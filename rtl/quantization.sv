==> flow/design.v <==
module quantization (
    input clk,
    input reset_n,           
    input start_calib,       
    input [31:0] max_abs,    
    input signed [31:0] data_in,
    input data_valid,
    output signed [7:0] data_out,
    output data_valid_out,
    output calib_busy, 
    output calib_ready,
    output data_ready        
);
localparam STATE_IDLE    = 2'b00;
localparam STATE_CALIB   = 2'b01;
localparam STATE_READY   = 2'b10;
reg [1:0] state;
reg [31:0] stored_max_abs;
reg [31:0] scale_reg;       
reg calib_ready_reg;
always @(posedge clk or negedge reset_n) begin
    if (!reset_n) begin
        state <= STATE_IDLE;
        stored_max_abs <= 0;
        scale_reg <= 0;
        calib_ready_reg <= 0;
    end else begin
        case (state)
            STATE_IDLE: begin
                if (start_calib) begin
                    stored_max_abs <= max_abs;
                    state <= STATE_CALIB;
                    calib_ready_reg <= 0;
                end
            end
            STATE_CALIB: begin
                if (div_calib_ready) begin
                    scale_reg <= reciprocal_scale;
                    state <= STATE_READY;
                    calib_ready_reg <= 1;
                end
            end
            STATE_READY: begin
                if (start_calib) begin
                    stored_max_abs <= max_abs;
                    state <= STATE_CALIB;
                    calib_ready_reg <= 0;
                end
            end
            default: begin
            end
        endcase
    end
end
wire div_calib_ready;
wire [31:0] reciprocal_scale;
scale_calculator u_scale_calculator (
    .clk(clk),
    .reset_n(reset_n), 
    .max_abs(stored_max_abs),
    .start(state == STATE_CALIB && !div_calib_ready),   
    .reciprocal_scale(reciprocal_scale),
    .ready(div_calib_ready)
);
quantizer_pipeline u_quantizer (
    .clk(clk),
    .reset_n(reset_n),
    .int32_value(data_in),
    .reciprocal_scale(scale_reg),
    .valid_in(data_valid),
    .int8_value(data_out),
    .valid_out(data_valid_out)
);
assign calib_busy = (state == STATE_CALIB);
assign calib_ready = calib_ready_reg;
assign data_ready = (state == STATE_READY);
endmodule
module quantizer_pipeline (
    input clk,
    input reset_n,
    input signed [31:0] int32_value,
    input [31:0] reciprocal_scale,  
    input valid_in,
    output reg signed [7:0] int8_value,
    output reg valid_out
);
    reg signed [31:0] stage1_value;
    reg [31:0] stage1_scale;
    reg stage1_valid;
    always_ff @(posedge clk or negedge reset_n) begin
        if (!reset_n) begin
            stage1_valid <= 0;
        end else begin
            stage1_value <= int32_value;
            stage1_scale <= reciprocal_scale;
            stage1_valid <= valid_in;
        end
    end
    logic signed [63:0] stage2_product;
    logic stage2_valid;
    reg signed [63:0] mult_pipe [0:3];
    reg [3:0] valid_pipe;
    always_ff @(posedge clk or negedge reset_n) begin
        if(!reset_n) begin
             valid_pipe <= 0;
             mult_pipe[0] <= 0;
             mult_pipe[1] <= 0; 
             mult_pipe[2] <= 0; 
             mult_pipe[3] <= 0;
        end else begin
             valid_pipe <= {valid_pipe[2:0], stage1_valid};
             mult_pipe[0] <= $signed(stage1_value) * $signed({1'b0, stage1_scale});
             mult_pipe[1] <= mult_pipe[0];
             mult_pipe[2] <= mult_pipe[1];
             mult_pipe[3] <= mult_pipe[2];
        end
    end
    assign stage2_product = mult_pipe[3];
    assign stage2_valid = valid_pipe[3];
    reg signed [63:0] stage3_rounded;
    reg stage3_valid;
    always_ff @(posedge clk or negedge reset_n) begin
        if (!reset_n) begin
            stage3_valid <= 0;
        end else begin
            stage3_rounded <= (stage2_product + (1 << 23)) >>> 24;
            stage3_valid <= stage2_valid;
        end
    end
    always_ff @(posedge clk or negedge reset_n) begin
        if (!reset_n) begin
            int8_value <= 0;
            valid_out <= 0;
        end else begin
            valid_out <= stage3_valid;
            if (stage3_valid) begin
                if (stage3_rounded > 127)
                    int8_value <= 127;
                else if (stage3_rounded <= -128)
                    int8_value <= -128;
                else
                    int8_value <= $signed(stage3_rounded[7:0]);
            end
        end
    end
endmodule
module scale_calculator (
    input clk,
    input reset_n,
    input [31:0] max_abs,
    input start,
    output reg [31:0] reciprocal_scale,
    output reg ready
);
localparam DIVIDEND = 32'd2130706432;   
localparam MAX_CYCLES = 32;
reg [5:0] cycle_count;
reg [63:0] rem_quot;    
reg [31:0] divisor;
reg active;
always @(posedge clk or negedge reset_n) begin
    if (!reset_n) begin
        ready <= 0;
        reciprocal_scale <= 0;
        cycle_count <= 0;
        active <= 0;
        rem_quot <= 0;
        divisor <= 0;
    end else begin
        if (start && !active) begin
            if (max_abs == 0) begin
                reciprocal_scale <= 0;
                ready <= 1;
            end else begin
                divisor <= max_abs;
                rem_quot <= {32'b0, DIVIDEND};
                cycle_count <= 0;
                active <= 1;
                ready <= 0;
            end
        end else if (active) begin
            logic [63:0] next_rem_quot;
            next_rem_quot = rem_quot << 1;
            if (next_rem_quot[63:32] >= divisor) begin
                next_rem_quot[63:32] = next_rem_quot[63:32] - divisor;
                next_rem_quot[0] = 1'b1;   
            end
            rem_quot <= next_rem_quot;
            if (cycle_count == MAX_CYCLES-1) begin
                reciprocal_scale <= next_rem_quot[31:0];
                ready <= 1;
                active <= 0;
            end else begin
                cycle_count <= cycle_count + 1;
            end
        end else begin
            ready <= 0;
        end
    end
end
endmodule
# Step by step through the tools: quantization
# What the tools print for quantization, step after step.
# Lines are those of the file above, counted from 1.
# A cell with - has no value.
# design
top	quantization
clock	clk
cell_library	sky130hd
lib_corner	tt_025C_1v80

# Word-level counts
# Source: Yosys, flattened and elaborated. Widths are those after wreduce. Registers that Yosys merges into a memory's read port (data or address) are not register bits. Print and check cells do not count.
# word_totals
ff_bits	577
out_inout_bits	12
word_cells	88
input_bits	68
# op_classes
eq_ne	9
n_mul	1
reduce_and_logical	18
muxes	31
bitwise	1
n_cmp	3
add_sub_neg	3
# op_table
op	count
multiplier 32 x 33 -> 64 bit	1
two-way mux 32 bit	6
two-way mux 63 bit	3
adder 64 x 25 -> 64 bit with constant B	1
> comparator 40 x 8 -> 1 bit with constant B	1
<= comparator 40 x 8 -> 1 bit with constant B	1
greater-or-equal comparator 32 bit	1
zero test 32 bit	1
subtractor 31 bit	1
two-way mux 31 bit	1
two-way mux 6 bit	4
two-way mux 8 bit	2
two-way mux 1 bit	11
AND reduction 3 bit	3
AND reduction 2 bit	4
inequality test 2 x 1 -> 1 bit with constant B	3
nonzero test 2 bit	3
adder 6 x 1 -> 6 bit with constant B	1
== test 6 x 5 -> 1 bit with constant B	1
inequality test 2 bit with constant B	2
parallel mux 2 bit (select 2 bit)	1
two-way mux 2 bit	2
inequality test 3 bit with constant B	1
nonzero test 3 bit	1
logical AND 1 bit	2
zero test 1 bit	2
== test 2 x 1 -> 1 bit with constant B	1
== test 2 bit with constant B	1
# Not listed: further kinds 4, cells in them 4.

# Logic depth
# Depth = most cells in a row (Yosys ltp): at word level without a register or memory, in the mapped netlist without a sequential cell, where the memories' decode and read muxes count.
# depth
word_depth	5
abc_area	1
depth_mapped	32
ltp_nobuf	31

# Mapped cells and area
# Source: synth_stat.txt of the flow (Yosys; design flattened, memories mapped). It holds for the ABC_AREA given above (unset counts as 0); a run with the other value may have another netlist.
# Totals and module areas in this step are rounded.
# synth_totals
cell_count	6672
ffs	486
synth_area_um2	55000
# types
cell	count	area_total_um2
sky130_fd_sc_hd__fa_1	897	1.8E+04
sky130_fd_sc_hd__dfrtp_1	381	9.53E+03
sky130_fd_sc_hd__inv_1	1904	7.15E+03
sky130_fd_sc_hd__nand2_1	1807	6.78E+03
sky130_fd_sc_hd__ha_1	321	4.02E+03
sky130_fd_sc_hd__edfxtp_1	104	3.12E+03
sky130_fd_sc_hd__nor2_1	279	1.05E+03
sky130_fd_sc_hd__clkbuf_1	207	776.995
sky130_fd_sc_hd__o21ai_0	155	775.744
sky130_fd_sc_hd__nand3_1	148	740.71
sky130_fd_sc_hd__a21oi_1	134	670.643
sky130_fd_sc_hd__mux2_2	33	371.606
sky130_fd_sc_hd__xor2_1	38	332.819
sky130_fd_sc_hd__xnor2_1	35	306.544
sky130_fd_sc_hd__nand4_1	41	256.496
sky130_fd_sc_hd__nand3b_1	17	127.622
sky130_fd_sc_hd__nor3_1	22	110.106
sky130_fd_sc_hd__o21bai_1	14	105.101
# Not listed: further types 34, cells in them 135.

# Timing after synthesis
# OpenSTA on the mapped netlist: ideal clock, no wires. The path of least setup slack (recovery checks aside). Input and output delay are each 20% of the period. Register names are those of the netlist, which keeps one name where synthesis merged equal registers.
# synth_timing
path_kind	register to register
from	reg u_quantizer.stage1_scale[31]
to	reg u_quantizer.mult_pipe[0][60]
path_stages	27
tclk_ns	8.24
t_arrival_ns	6.168
launch_ns	0.000
path_delay_ns	6.285
setup_time_ns	0.117
slack_ns	1.955
period_less_setup_slack_ns	6.285
# "path_delay_ns" is the arrival time less input delay plus setup time.
# "path_stages": output pins that drive a net of the path, with the launching flip-flop's if there is one; two outputs of one cell count as two.
# "period_less_setup_slack_ns" = period - worst setup slack (recovery checks aside). The figure is calculated, with input and output delays left at 20% of the set period.
# The rows between start and end are the longest chain of elaborated cells between them; the timing report does not say that the signal goes this way. Where chains are equally long, one stands for them.
# A line is the first line of the expression or statement that the cell stems from. Yosys adds cells for indexed reads and writes and turns some case tables into memories.
# synth_between
cell_sequence	sky130_fd_sc_hd__edfxtp_1 sky130_fd_sc_hd__clkbuf_1 sky130_fd_sc_hd__nand2_1 sky130_fd_sc_hd__fa_1 sky130_fd_sc_hd__inv_1 sky130_fd_sc_hd__fa_1 sky130_fd_sc_hd__inv_1 sky130_fd_sc_hd__fa_1 sky130_fd_sc_hd__fa_1 sky130_fd_sc_hd__inv_1 sky130_fd_sc_hd__fa_1 sky130_fd_sc_hd__fa_1 sky130_fd_sc_hd__fa_1 sky130_fd_sc_hd__inv_1 sky130_fd_sc_hd__fa_1 sky130_fd_sc_hd__inv_1 sky130_fd_sc_hd__ha_1 sky130_fd_sc_hd__a21oi_1 sky130_fd_sc_hd__o21ai_0 sky130_fd_sc_hd__nand2_1 sky130_fd_sc_hd__nand2_1 sky130_fd_sc_hd__a21oi_1 sky130_fd_sc_hd__nor2_1 sky130_fd_sc_hd__nor2_1 sky130_fd_sc_hd__nand2_1 sky130_fd_sc_hd__nand2_1 sky130_fd_sc_hd__nand2_1
elab_chain_len	1
# synth_lines
item	line	text
start: declaration	88	reg [31:0] stage1_scale;
start: assignment	95	stage1_scale <= reciprocal_scale;
multiplier 32 x 33 -> 64 bit	112	mult_pipe[0] <= $signed(stage1_value) * $signed({1'b0, stage1_scale});
end: assignment	106	mult_pipe[0] <= 0;
end: assignment	112
end: declaration	101	reg signed [63:0] mult_pipe [0:3];

# Path in the finished layout
# Path of least setup slack in the final report of stored run 1 (OpenROAD, finished layout, wires in). Where an end is a register, its clock arrival counts in the times.
# layout_timing
path_kind	register to register
from	reg u_quantizer.stage1_scale[11]
to	reg u_quantizer.mult_pipe[0][45]
t_arrival_ns	7.77
path_stages	27
tclk_ns	12.4
launch_ns	0.64
setup_time_ns	0.09
slack_ns	5.16
# The rows between start and end are the longest chain of elaborated cells between them; the timing report does not say that the signal goes this way. Where chains are equally long, one stands for them.
# layout_between
cell_sequence	sky130_fd_sc_hd__edfxtp_1 sky130_fd_sc_hd__buf_4 sky130_fd_sc_hd__nand2_1 sky130_fd_sc_hd__inv_1 sky130_fd_sc_hd__fa_1 sky130_fd_sc_hd__fa_1 sky130_fd_sc_hd__fa_1 sky130_fd_sc_hd__inv_1 sky130_fd_sc_hd__fa_1 sky130_fd_sc_hd__inv_1 sky130_fd_sc_hd__fa_1 sky130_fd_sc_hd__inv_1 sky130_fd_sc_hd__fa_1 sky130_fd_sc_hd__inv_1 sky130_fd_sc_hd__fa_1 sky130_fd_sc_hd__fa_1 sky130_fd_sc_hd__ha_1 sky130_fd_sc_hd__nand2_1 sky130_fd_sc_hd__nor2_1 sky130_fd_sc_hd__inv_1 sky130_fd_sc_hd__o21ai_0 sky130_fd_sc_hd__a21oi_1 sky130_fd_sc_hd__nand2_1 sky130_fd_sc_hd__nand3_1 sky130_fd_sc_hd__nand2_1 sky130_fd_sc_hd__nand2_1 sky130_fd_sc_hd__nand2_1
elab_chain_len	1
# layout_lines
item	line	text
start: declaration	88	reg [31:0] stage1_scale;
start: assignment	95	stage1_scale <= reciprocal_scale;
multiplier 32 x 33 -> 64 bit	112	mult_pipe[0] <= $signed(stage1_value) * $signed({1'b0, stage1_scale});
end: assignment	106	mult_pipe[0] <= 0;
end: assignment	112
end: declaration	101	reg signed [63:0] mult_pipe [0:3];

# Module quantization, platform sky130hd: 2 stored runs of the flow (Yosys, OpenROAD) with differing settings, in no particular order. Input and output delays are each 20% of the period that was set; the output load is 0.01 pF.
# "period_less_ws_ns" = clock period - worst setup slack. The figure is calculated, with input and output delays left at 20% of the set period.
# "worst_path_time_ns" means the part of the period allowed to the worst setup path (the constraints hold back 20% at inputs and 20% at outputs) less its slack; where the path has registers, the arrival times of their clocks count too.
# Results are given in rounded form.
# A setting shown as n/a is not set for that run.
stored run	period_ns	CORE_UTILIZATION	CORE_ASPECT_RATIO	ABC_AREA	GPL_ROUTABILITY_DRIVEN	CAP_MARGIN	CORE_MARGIN	SLEW_MARGIN	PLACE_DENSITY	CTS_CLUSTER_SIZE	CTS_CLUSTER_DIAMETER	MIN_ROUTING_LAYER	worst_path_time_ns	path_kind	layout_stdcell_area_um2	period_less_ws_ns	layout_utilization_frac	fin_hold_ws_ns	synthesis_area_um2	fin_tns_ns	ws_setup_ns	die_um2
stored run 1	12.4	54	0.98	1	1	20	2	20	n/a	n/a	n/a	n/a	7.24	register to register	59000	7.240	0.58	0.29	55000	0.000	5.2	100000
stored run 2	8.83	40	1.8	n/a	0	20	2	20	0.58	31	400	met2	8.57	register to register	56000	8.567	0.43	0.33	52000	0.000	0.26	130000
